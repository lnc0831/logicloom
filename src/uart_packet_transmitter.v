==> flow/design.v <==
module uart_packet_transmitter (
    input wire clk_50m,            
    input wire rst_n,              
    input wire [7:0] data_00,
    input wire [7:0] data_01,
    input wire [7:0] data_02,
    input wire [7:0] data_03,
    input wire [7:0] data_04,
    input wire [7:0] data_05,
    input wire [7:0] data_06,
    input wire [7:0] data_07,
    input wire [7:0] data_08,
    input wire [7:0] data_09,
    input wire [7:0] data_10,
    input wire [7:0] data_11,
    input wire [7:0] data_12,
    input wire [7:0] data_13,
    input wire [7:0] data_14,
    input wire [7:0] data_15,
    input wire [7:0] data_16,
    input wire [7:0] data_17,
    input wire [7:0] data_18,
    input wire [7:0] data_19,
    input wire [7:0] data_20,
    input wire [7:0] data_21,
    input wire [7:0] data_22,
    input wire [7:0] data_23,
    output reg uart_tx,            
    output wire tx_busy            
);
parameter CLK_FREQ = 50_000_000;     
parameter BAUD_RATE = 115200;        
parameter PACKET_INTERVAL_MS = 20;   
localparam BAUD_DIV = CLK_FREQ / BAUD_RATE;            
localparam TIMER_20MS = CLK_FREQ / 1000 * PACKET_INTERVAL_MS;  
localparam IDLE         = 3'b000;
localparam WAIT_TIMER   = 3'b001;
localparam LOAD_DATA    = 3'b010;
localparam START_BIT    = 3'b011;
localparam DATA_BITS    = 3'b100;
localparam STOP_BIT     = 3'b101;
localparam NEXT_BYTE    = 3'b110;
reg [2:0] state, next_state;
reg [19:0] timer_20ms;               
reg [8:0] baud_counter;              
reg [255:0] packet_data;             
reg [4:0] byte_index;                
reg [2:0] bit_index;                 
reg [7:0] current_byte;              
reg baud_tick;                       
reg timer_overflow;                  
localparam [7:0] HEADER_0 = 8'hAA;
localparam [7:0] HEADER_1 = 8'h55;
localparam [7:0] HEADER_2 = 8'hA5;
localparam [7:0] HEADER_3 = 8'h5A;
localparam [7:0] TAIL_0   = 8'h0D;
localparam [7:0] TAIL_1   = 8'h0A;
localparam [7:0] TAIL_2   = 8'h5A;
localparam [7:0] TAIL_3   = 8'hA5;
always @(posedge clk_50m or negedge rst_n) begin
    if (!rst_n) begin
        timer_20ms <= 20'd0;
        timer_overflow <= 1'b0;
    end else begin
        if (timer_20ms >= TIMER_20MS - 1) begin
            timer_20ms <= 20'd0;
            timer_overflow <= 1'b1;
        end else begin
            timer_20ms <= timer_20ms + 1'b1;
            timer_overflow <= 1'b0;
        end
    end
end
always @(posedge clk_50m or negedge rst_n) begin
    if (!rst_n) begin
        baud_counter <= 9'd0;
        baud_tick <= 1'b0;
    end else begin
        if (baud_counter >= BAUD_DIV - 1) begin
            baud_counter <= 9'd0;
            baud_tick <= 1'b1;
        end else begin
            baud_counter <= baud_counter + 1'b1;
            baud_tick <= 1'b0;
        end
    end
end
always @(posedge clk_50m or negedge rst_n) begin
    if (!rst_n) begin
        packet_data <= 256'd0;
    end else begin
        packet_data <= {TAIL_3, TAIL_2, TAIL_1, TAIL_0,            
                       data_23, data_22, data_21, data_20,          
                       data_19, data_18, data_17, data_16,          
                       data_15, data_14, data_13, data_12,          
                       data_11, data_10, data_09, data_08,          
                       data_07, data_06, data_05, data_04,          
                       data_03, data_02, data_01, data_00,          
                       HEADER_3, HEADER_2, HEADER_1, HEADER_0};     
    end
end
always @(posedge clk_50m or negedge rst_n) begin
    if (!rst_n) begin
        state <= IDLE;
    end else begin
        state <= next_state;
    end
end
always @(*) begin
    next_state = state;
    case (state)
        IDLE: begin
            if (timer_overflow)
                next_state = LOAD_DATA;
        end
        WAIT_TIMER: begin
            if (timer_overflow)
                next_state = LOAD_DATA;
        end
        LOAD_DATA: begin
            next_state = START_BIT;
        end
        START_BIT: begin
            if (baud_tick)
                next_state = DATA_BITS;
        end
        DATA_BITS: begin
            if (baud_tick && bit_index == 3'd7)
                next_state = STOP_BIT;
        end
        STOP_BIT: begin
            if (baud_tick)
                next_state = NEXT_BYTE;
        end
        NEXT_BYTE: begin
            if (byte_index == 5'd31)
                next_state = WAIT_TIMER;
            else
                next_state = START_BIT;
        end
        default: next_state = IDLE;
    endcase
end
always @(posedge clk_50m or negedge rst_n) begin
    if (!rst_n) begin
        uart_tx <= 1'b1;            
        byte_index <= 5'd0;
        bit_index <= 3'd0;
        current_byte <= 8'd0;
    end else begin
        case (state)
            IDLE: begin
                uart_tx <= 1'b1;
                byte_index <= 5'd0;
                bit_index <= 3'd0;
            end
            WAIT_TIMER: begin
                uart_tx <= 1'b1;
                byte_index <= 5'd0;
                bit_index <= 3'd0;
            end
            LOAD_DATA: begin
                current_byte <= packet_data[7:0];   
                byte_index <= 5'd0;
                bit_index <= 3'd0;
            end
            START_BIT: begin
                uart_tx <= 1'b0;       
                if (baud_tick) begin
                    bit_index <= 3'd0;
                end
            end
            DATA_BITS: begin
                uart_tx <= current_byte[bit_index];   
                if (baud_tick) begin
                    bit_index <= bit_index + 1'b1;
                end
            end
            STOP_BIT: begin
                uart_tx <= 1'b1;       
            end
            NEXT_BYTE: begin
                uart_tx <= 1'b1;
                if (byte_index == 5'd31) begin
                    byte_index <= 5'd0;
                end else begin
                    byte_index <= byte_index + 1'b1;
                    current_byte <= packet_data[(byte_index + 1'b1) * 8 +: 8];
                    bit_index <= 3'd0;
                end
            end
            default: begin
                uart_tx <= 1'b1;
            end
        endcase
    end
end
assign tx_busy = (state != IDLE && state != WAIT_TIMER);
endmodule
# Step by step through the tools: uart_packet_transmitter

The steps from the RTL of uart_packet_transmitter to its reports follow in flow order.
Line numbers count from 1 in the design file above.
Operators carry their Yosys type and port widths (W data, S select, Z words).
Cell names lack the library's common part.
A cell with n/a has no value.

Top module: uart_packet_transmitter
Clock input: clk_50m
Cell library: sky130hd
Corner: tt_025C_1v80

# After elaboration

Source: Yosys, flattened and elaborated, memories not mapped. Widths are those after wreduce. Registers that Yosys merges into a memory's read port (data or address) are not register bits. Print and check cells do not count.

Bits in registers: 260
Output and inout port bits: 2
Input port bits: 194
Cells after elaboration: 65

Multiplexer cells: 19
Order comparisons: 2
Reductions and logical operators: 12
Add/subtract/negate cells: 5
Equal/unequal tests: 15
Shift operators: 2

Operators by type and width:

| operator                | count |
| $shiftx A256 B10 Y8     | 1 |
| $mux W3                 | 7 |
| $add A20 B1 Y20 const B | 1 |
| $ge A20 B20 Y1 const B  | 1 |
| $mux W20                | 1 |
| $pmux W3 S6             | 1 |
| $pmux W8 S2             | 1 |
| $eq A3 B3 Y1 const B    | 4 |
| $pmux W3 S4             | 1 |
| $ne A2 B2 Y1 const B    | 5 |
| $pmux W5 S2             | 1 |
| $add A9 B1 Y9 const B   | 1 |
| $ge A9 B9 Y1 const B    | 1 |
| $mux W9                 | 1 |
| $reduce_and A4 Y1       | 2 |
| $shiftx A8 B3 Y1        | 1 |
| $mux W8                 | 1 |
| $eq A3 B2 Y1 const B    | 2 |
| $add A5 B1 Y6 const B   | 1 |
| $add A5 B1 Y5 const B   | 1 |
| $eq A5 B5 Y1 const B    | 1 |
| $mux W5                 | 1 |
| $reduce_bool A2 Y1      | 2 |
| $reduce_bool A4 Y1      | 1 |
| $add A3 B1 Y3 const B   | 1 |
| $eq A3 B1 Y1 const B    | 1 |
| $ne A3 B1 Y1 const B    | 1 |
| $logic_not A3 Y1        | 1 |

Not listed: further kinds 9, cells in them 11.

# Logic depth

Yosys ltp: most cells in a row. Word level: on the elaborated netlist, between registers, memories and ports. Mapped: between sequential cells and ports; inverters and the memories' decode and read muxes count.

Depth after elaboration: 4
ABC_AREA: 0
Gate-level depth with buffers: 9

# Netlist

Yosys stat after the flow's synthesis: flattened, memories mapped to cells. It holds for the ABC_AREA given above (unset counts as 0); a run with the other value may have another netlist.
The area totals of this step are shown rounded.

Buffers: 29
Standard cells after synthesis: 649
Cell area after synthesis: 9230 µm²
Flip-flops: 244
Sequential area: 6110 µm²

Cell types:

| cell    | count | area in all (µm²) |
| dfrtp_1 | 243   | 6.08E+03 |
| mux4_2  | 16    | 360.346 |
| mux2i_1 | 33    | 330.317 |
| mux4_1  | 11    | 289.027 |
| nor2_1  | 51    | 191.434 |
| nand2_1 | 45    | 168.912 |
| xor2_1  | 14    | 122.618 |
| nand3_1 | 23    | 115.11 |
| a21oi_1 | 19    | 95.091 |
| ha_1    | 7     | 87.584 |
| xnor2_1 | 9     | 78.826 |
| o21ai_0 | 15    | 75.072 |
| mux2_2  | 6     | 67.565 |
| buf_12  | 3     | 60.058 |
| buf_6   | 5     | 56.304 |
| buf_2   | 9     | 45.043 |
| mux2_4  | 3     | 45.043 |
| nand4_1 | 7     | 43.792 |

Other cell types: 44; their cells: 130.

# Worst setup path after synthesis

Source: OpenSTA report_checks on the synthesized netlist (no wires, ideal clock, input and output delay 20% of the period each), path of least setup slack; recovery checks are left aside. Register names are those of the netlist, which keeps one name where synthesis merged equal registers.

Kind: reg-to-reg
Start: register byte_index[2]
End: register current_byte[6]
Setup time: 0.065 ns
Period: 3.29 ns
Required time: 3.225 ns
Launch time at the first pin: 0.000 ns
Data arrival time: 2.176 ns
Stages: 9
Path slack: 1.049 ns
Delay of the path: 2.241 ns
Period reached after synthesis: 2.241 ns

"delay of the path" = arrival - input delay + setup time.
"stages": output pins that drive a net of the path, with the launching flip-flop's if there is one; two outputs of one cell count as two.
"period reached after synthesis" = period - worst setup slack (recovery checks aside). The figure is calculated, with input and output delays left at 20% of the set period.
The rows between start and end are the longest chain of elaborated cells between them; the timing report does not say that the signal goes this way. Where chains are equally long, one stands for them.
A line is the first line of the expression or statement that the cell stems from. Yosys adds cells for indexed reads and writes and turns some case tables into memories.
At most two assigning lines are given for a register; there are more.

Cell sequence: dfrtp_1 buf_2 clkbuf_1 and3_1 ha_1 clkbuf_1 or3_1 a2111oi_0 a211o_1
Length of the longest elaborated chain: 4
Elaborated cells between the ends (all ways): 7
Classes of those cells: 1 x add/sub; 2 x eq/ne; 1 x shift; 2 x mux; 1 x reduce/logical

RTL lines, path after synthesis:

| what                | RTL line | source |
| start: declaration  | 47       | `reg [4:0] byte_index;` |
| start: assignment   | 147      | `byte_index <= 5'd0;` |
| start: assignment   | 187      | `byte_index <= byte_index + 1'b1;` |
| $add A5 B1 Y6       | 188      | `current_byte <= packet_data[(byte_index + 1'b1) * 8 +: 8];` |
| $shiftx A256 B10 Y8 | 188      |  |
| $mux W8             | 184      | `if (byte_index == 5'd31) begin` |
| $pmux W8 S2         | 151      | `case (state)` |
| end: assignment     | 163      | `current_byte <= packet_data[7:0];` |
| end: assignment     | 188      |  |
| end: declaration    | 49       | `reg [7:0] current_byte;` |

# Worst path after layout

Path of least setup slack in the final report of stored run 1 (OpenROAD, finished layout, wires in). Where an end is a register, its clock arrival counts in the times.

Kind: reg-to-reg
Start: register byte_index[0]
End: register current_byte[0]
Data arrival time: 2.75 ns
Stages: 8
Setup time: 0.07 ns
Launch time at the first pin: 0.57 ns
Period: 3.08 ns
Path slack: 0.83 ns
Required time: 3.58 ns

The rows between start and end are the longest chain of elaborated cells between them; the timing report does not say that the signal goes this way. Where chains are equally long, one stands for them.
At most two assigning lines are given for a register; there are more.

Cell sequence: dfrtp_4 ha_4 and3_1 ha_2 buf_4 or3_4 or3_1 nand4_1
Length of the longest elaborated chain: 4
Elaborated cells between the ends (all ways): 7
Classes of those cells: 1 x add/sub; 2 x eq/ne; 1 x shift; 2 x mux; 1 x reduce/logical

RTL lines, path post-layout:

| what                | RTL line | source |
| start: declaration  | 47       | `reg [4:0] byte_index;` |
| start: assignment   | 147      | `byte_index <= 5'd0;` |
| start: assignment   | 187      | `byte_index <= byte_index + 1'b1;` |
| $add A5 B1 Y6       | 188      | `current_byte <= packet_data[(byte_index + 1'b1) * 8 +: 8];` |
| $shiftx A256 B10 Y8 | 188      |  |
| $mux W8             | 184      | `if (byte_index == 5'd31) begin` |
| $pmux W8 S2         | 151      | `case (state)` |
| end: assignment     | 163      | `current_byte <= packet_data[7:0];` |
| end: assignment     | 188      |  |
| end: declaration    | 49       | `reg [7:0] current_byte;` |

Appendix: measured runs

Measured results for uart_packet_transmitter: 2 stored runs of the Yosys and OpenROAD flow on sky130hd. The settings differ; the order carries no meaning. The constraints put input and output delay at 20% of the set period each and load the outputs with 0.01 pF.
"period reached" is the run's clock period less its worst setup slack. It is reckoned from that one timing run; input and output delays stay at 20% of the period that was set.
By "worst path time" is meant the share of the clock period that the worst setup path is allowed (20% is reserved at inputs, 20% at outputs), minus its slack. Clock arrival times at its registers enter into it.
"total power after layout" is the tool's figure for a default switching activity; nothing was simulated.
Values from the reports are rounded here.
A setting shown as - is not set for that run.

| setting or result                            | stored run 1 | stored run 2 |
| period_ns                                    | 3.08         | 2.64         |
| CORE_UTILIZATION                             | 21           | 40           |
| SETUP_SLACK_MARGIN                           | 0.85         | 0.66         |
| CORE_ASPECT_RATIO                            | 1.0          | -            |
| CORE_MARGIN                                  | 6            | 2            |
| CELL_PAD_IN_SITES_GLOBAL_PLACEMENT           | 3            | -            |
| CELL_PAD_IN_SITES_DETAIL_PLACEMENT           | 2            | -            |
| TNS_END_PERCENT                              | 10           | -            |
| CTS_CLUSTER_SIZE                             | 66           | -            |
| SLEW_MARGIN                                  | 40           | 20           |
| MIN_ROUTING_LAYER                            | met1         | -            |
| MAX_ROUTING_LAYER                            | met5         | -            |
| CAP_MARGIN                                   | 20           | 20           |
| total negative setup slack (ns)              | 0.000        | 0.000        |
| Yosys chip area after synthesis (µm²)        | 9230         | 9230         |
| worst path time (ns)                         | 2.25         | 2.08         |
| critical path kind                           | reg-to-reg   | reg-to-reg   |
| utilization in the final report (%)          | 30.3         | 57.1         |
| total power after layout (uW)                | 7390         | 8240         |
| period reached (ns)                          | 2.247        | 2.078        |
| standard-cell area of the final layout (µm²) | 13100        | 12900        |
| setup slack of the critical path (ns)        | 0.833        | 0.562        |
| area inside the die boundary (µm²)           | 49100        | 24300        |
